==> flow/design.v <==
module uart_tx_top(
    input clk, rst, baud_pulse, parity_enable, tx_hold_reg_empty, stop_bit, sticky_parity, even_parity_select, set_break,
    input [7:0] din,  
    input [1:0] wls,
    output reg pop, sreg_empty, tx
);
    typedef enum logic [1:0] { 
        idle,
        start,
        send,
        parity
    } state_type;
    state_type state = idle;
    reg [7:0] shift_register;  
    reg tx_data;  
    reg d_parity;  
    reg [2:0] bit_count = 0;  
    reg [4:0] count = 5'd15;  
    reg parity_out;  
    always@(posedge clk, posedge rst) begin
        if(rst) begin
            state <= idle;
            count <= 5'd15;
            bit_count <= 0;
            shift_register <= 8'bxxxxxxxx;
            pop <= 1'b0;
            sreg_empty <= 1'b0;
            tx_data <= 1'b1;
        end
        else if(baud_pulse) begin
            case(state)
                idle: begin
                    if(tx_hold_reg_empty == 1'b0) begin  
                        if(count != 0) begin  
                            count <= count - 1;
                            state <= idle;
                        end
                        else begin
                            count <= 5'd15;
                            state <= start;
                            bit_count <= {1'b1, wls};  
                            pop <= 1'b1;  
                            shift_register <= din;
                            sreg_empty <= 1'b0;
                            tx_data <= 1'b0;  
                        end
                    end
                end
                start: begin
                    case(wls)  
                        2'b00: d_parity <= ^din[4:0];
                        2'b01: d_parity <= ^din[5:0];
                        2'b10: d_parity <= ^din[6:0];
                        2'b11: d_parity <= ^din[7:0];
                    endcase
                    if(count !=0) begin  
                        count <= count -1;
                        state <= start;
                    end
                    else begin
                        count <= 5'd15;
                        state <= send;
                        tx_data <= shift_register[0];  
                        shift_register <= shift_register >> 1;  
                    end
                end
                send: begin
                    case({sticky_parity, even_parity_select})
                        2'b00: parity_out <= ~d_parity;  
                        2'b01: parity_out <= d_parity;  
                        2'b10: parity_out <= 1'b1;      
                        2'b11: parity_out <= 1'b0;      
                    endcase
                    if(bit_count != 0) begin
                        if(count != 0) begin
                            count <= count - 1;
                            state <= send;
                        end
                        else begin
                            count <= 5'd15;
                            bit_count <= bit_count - 1;
                            state <= send;
                            tx_data <= shift_register[0];  
                            shift_register <= shift_register >> 1;  
                        end
                    end
                    else begin
                        if(count != 0) begin 
                            count <= count -1;
                            state <= send;
                        end
                        else begin
                            count <= 5'd15;
                            sreg_empty <= 1'b1;
                            if(parity_enable == 1'b1) begin
                                state <= parity;
                                count <= 5'd15;
                                tx_data <= parity_out;
                            end
                            else begin
                                state <= idle;
                                tx_data <= 1'b1;
                                count <= (stop_bit == 1'b0) ? 5'd15 : (wls == 2'b00) ? 5'd23 : 5'd31;
                            end
                        end
                    end
                end
                parity: begin
                    if(count != 0) begin  
                        count <= count -1;
                        state <= parity;
                    end
                    else begin
                        state <= idle;
                        tx_data <= 1'b1;
                        count <= (stop_bit == 1'b0) ? 5'd15 : (wls == 2'b00) ? 5'd23 : 5'd31;
                    end
                end
                default: ;
            endcase
        end
    end
    always@(posedge clk, posedge rst) begin 
        if(rst) tx <= 1'b1;
        else tx <= tx_data & ~set_break;
    end
endmodule
# ---- Reports on uart_tx_top
# Tool output for the design above, in the order of the flow.
# Lines are those of the file above, counted from 1.
# Operators: Yosys type, input widths -> output width; for muxes data width and select width s.
# Library cell names are shortened.
# Not given: n/a
dict set report design {
  top {uart_tx_top}
  clk_port {clk}
  library {sky130hd}
  pvt_corner {tt_025C_1v80}
}

# ---- After elaboration
# Counts by Yosys on the flattened word-level netlist (proc, flatten, opt, wreduce; memories kept). Register bits leave out memories and registers merged into their read ports (data or address). Print and check cells are left out. Cells with the same type and inputs are merged into one.
dict set report bits {
  input_bits 19
  register_bits 24
}
dict set report op_classes {
  reduce_logical 20
  addsub 2
  logic 6
  equal 16
  n_mux 39
}
# cell n
set ops {}
lappend ops {{$mux 5} 7}
lappend ops {{$mux 8} 4}
lappend ops {{$pmux 8 s3} 1}
lappend ops {{$pmux 5 s4} 1}
lappend ops {{$reduce_and 6->1} 3}
lappend ops {{$eq 2x2->1 const B} 6}
lappend ops {{$ne 2x2->1 const B} 6}
lappend ops {{$pmux 1 s4} 3}
lappend ops {{$mux 3} 4}
lappend ops {{$mux 2} 6}
lappend ops {{$reduce_and 3->1} 3}
lappend ops {{$mux 1} 9}
lappend ops {{$reduce_xor 8->1} 1}
lappend ops {{$pmux 2 s4} 1}
lappend ops {{$reduce_xor 7->1} 1}
lappend ops {{$eq 2x1->1 const B} 3}
lappend ops {{$logic_not 2->1} 3}
lappend ops {{$reduce_bool 3->1} 2}
lappend ops {{$reduce_xor 6->1} 1}
lappend ops {{$pmux 3 s2} 1}
lappend ops {{$not 1->1} 5}
lappend ops {{$sub 5x1->5 const B} 1}
lappend ops {{$reduce_and 5->1} 1}
lappend ops {{$reduce_bool 5->1} 1}
lappend ops {{$reduce_xor 5->1} 1}
lappend ops {{$reduce_and 4->1} 1}
lappend ops {{$reduce_bool 4->1} 1}
lappend ops {{$mux 4} 1}
# Not listed: further kinds 5, cells in them 5.

# ---- Depth
# Yosys ltp: most cells in a row. Word level: on the elaborated netlist, between registers, memories and ports. Mapped: between sequential cells and ports; inverters and the memories' decode and read muxes count.
dict set report depth {
  word_depth 7
  abc_area 1
  mapped_depth 10
  ltp_nobuf 10
}

# ---- Mapped cells and area
# The flow's flattened synthesis, as Yosys stat reports it; memories are mapped. The netlist is that of the ABC_AREA named above (0 if unset); the other value can give another one.
# Totals and module areas in this step are rounded.
# cell n
set by_type {}
lappend by_type {dfrtp_1 16}
lappend by_type {nand2_1 63}
lappend by_type {dfstp_2 6}
lappend by_type {inv_1 29}
lappend by_type {nor2_1 28}
lappend by_type {ha_1 8}
lappend by_type {o21ai_0 19}
lappend by_type {nand3_1 18}
lappend by_type {a21oi_2 7}
lappend by_type {edfxtp_1 2}
lappend by_type {a21oi_1 9}
lappend by_type {nor2_8 2}
lappend by_type {inv_2 6}
lappend by_type {nand2_4 2}
lappend by_type {buf_12 1}
lappend by_type {o21ai_4 1}
lappend by_type {nand2_2 2}
lappend by_type {nand4_1 2}
# Other cell types: 11; their cells: 12.
dict set report mapped {
  sequential_area_um2 618
  stdcells 233
  area_um2 1700
  flip_flops 24
  buffers 2
}

# ---- Worst setup path after synthesis
# Path of least setup slack by OpenSTA after synthesis, without wires, with an ideal clock, recovery checks aside; 20% of the period is set as input and as output delay. Where synthesis merged equal registers, the netlist keeps one of their names.
dict set report synth_path {
  kind {reg-to-reg}
  start {reg state[0]}
  end {reg shift_register[1]}
  stages 7
  path_buffers 1
  t_arrival_ps 1389
  setup_ps 122
  path_delay_ps 1511
  setup_slack_ps 1880
  tclk_ps 3390
  required_ps 3268
  synth_period_reached_ps 1510
}
# "path_delay_ps" = arrival - input delay + setup time.
# "stages": output pins that drive a net of the path, with the launching flip-flop's if there is one; two outputs of one cell count as two.
# "synth_period_reached_ps" is the clock period less the worst setup slack; recovery checks do not enter. This is arithmetic on one report: input and output delays are still those of the set period (20% each).
# The rows between start and end are the longest chain of elaborated cells between them; the timing report does not say that the signal goes this way. Where chains are equally long, one stands for them.
# Each line given opens the expression or statement behind the cell; cells for indexed reads and writes are added by Yosys, which also makes memories of some case tables.
# A register here has more assigning lines than the two given.
dict set report synth_via {
  cell_sequence {dfrtp_1 > inv_1 > ha_1 > clkbuf_1 > nor2_1 > a21oi_1 > a21oi_2}
  elab_chain_cells 3
}
# item line_no
set synth_lines {}
lappend synth_lines {{start, declared} 13} ;# state_type state = idle;
lappend synth_lines {{start, assigned} 22} ;# state <= idle;
lappend synth_lines {{start, assigned} 36} ;# state <= idle;
lappend synth_lines {{$eq 2x1->1} 31} ;# case(state)
lappend synth_lines {{$reduce_bool 3->1} n/a}
lappend synth_lines {{$reduce_and 5->1} n/a}
lappend synth_lines {{end, assigned} 43} ;# shift_register <= din;
lappend synth_lines {{end, assigned} 64} ;# shift_register <= shift_register >> 1;
lappend synth_lines {{end, declared} 14} ;# reg [7:0] shift_register;

# ---- Path in the finished layout
# From the final timing report of flow run 2: the path of least setup slack in the routed layout; clock arrival at registers is part of the times.
# The report prints the path's times to 10 ps; the period is as set.
dict set report layout_path {
  kind {reg-to-reg}
  start {reg state[0]}
  end {reg tx_data}
  t_arrival_ps 1780
  tclk_ps 1170
  setup_slack_ps -390
  required_ps 1390
  path_buffers 1
  setup_ps 50
  stages 11
}
# The rows between start and end are the longest chain of elaborated cells between them; the timing report does not say that the signal goes this way. Where chains are equally long, one stands for them.
# A register here has more assigning lines than the two given.
dict set report layout_via {
  cell_sequence {dfrtp_1 > inv_2 > ha_4 > buf_6 > inv_4 > nand2_1 > o21ai_1 > nand2_2 > nor2_2 > nand2_1 > nand2_1}
  elab_chain_cells 3
}
# item line_no
set layout_lines {}
lappend layout_lines {{start, declared} 13} ;# state_type state = idle;
lappend layout_lines {{start, assigned} 22} ;# state <= idle;
lappend layout_lines {{start, assigned} 36} ;# state <= idle;
lappend layout_lines {{$eq 2x2->1} 31} ;# case(state)
lappend layout_lines {{$reduce_bool 4->1} n/a}
lappend layout_lines {{$reduce_and 6->1} n/a}
lappend layout_lines {{end, assigned} 63} ;# tx_data <= shift_register[0];
lappend layout_lines {{end, assigned} 83} ;# tx_data <= shift_register[0];
lappend layout_lines {{end, declared} 15} ;# reg tx_data;

; Settings and measured results of 2 stored flow runs for module uart_tx_top (sky130hd), not sorted in any way. The constraints put input and output delay at 20% of the set period each and load the outputs with 0.01 pF.
; By "period_reached_ps" is meant the clock period of the run minus its worst setup slack. This is arithmetic on one report: input and output delays are still those of the set period (20% each).
; "worst_path_time_ps" is the time allowed to the run's worst setup path (the clock period less input and output delay, where it has them) less its slack. Clock arrival times count: a late capture clock shortens it, a late launch clock lengthens it.
; By "power_uw" is meant OpenSTA's value without simulated activity: inputs other than the clock are taken to toggle once in ten clock periods, and the tool carries that through the logic.
; "worst_path_time_ps" is known to 10 ps.
; The measured numbers are rounded.

[flow run 1: settings]
period_ns = 2.26
CORE_UTILIZATION = 62
SETUP_SLACK_MARGIN = 0.62
PLACE_DENSITY = 0.64
CORE_ASPECT_RATIO = 1.75
CELL_PAD_IN_SITES_GLOBAL_PLACEMENT = 2
GPL_TIMING_DRIVEN = 0
GPL_ROUTABILITY_DRIVEN = 0
CTS_CLUSTER_DIAMETER = 342
MIN_ROUTING_LAYER = met2
CAP_MARGIN = 20
CORE_MARGIN = 2
SLEW_MARGIN = 20
[flow run 1: results]
outcome = stopped before the end: placement reported GPL-0301

[flow run 2: settings]
period_ns = 1.17
CORE_UTILIZATION = 33
SETUP_SLACK_MARGIN = 0.24
PLACE_DENSITY = 0.81
CORE_MARGIN = 10
ABC_AREA = 1
CTS_CLUSTER_SIZE = 62
CTS_CLUSTER_DIAMETER = 173
CAP_MARGIN = 30
SLEW_MARGIN = 25
[flow run 2: results]
tns_setup_ps = -6670
worst_path_time_ps = 1560
path_kind = reg-to-reg
timing.setup.ws_ps = -391
post_route_util_pct = 57.4
power_uw = 6660
die_footprint_um2 = 8400
period_reached_ps = 1560
final_hold_ws_ps = 450
stdcell_area_um2 = 2890
yosys_chip_area_um2 = 1700
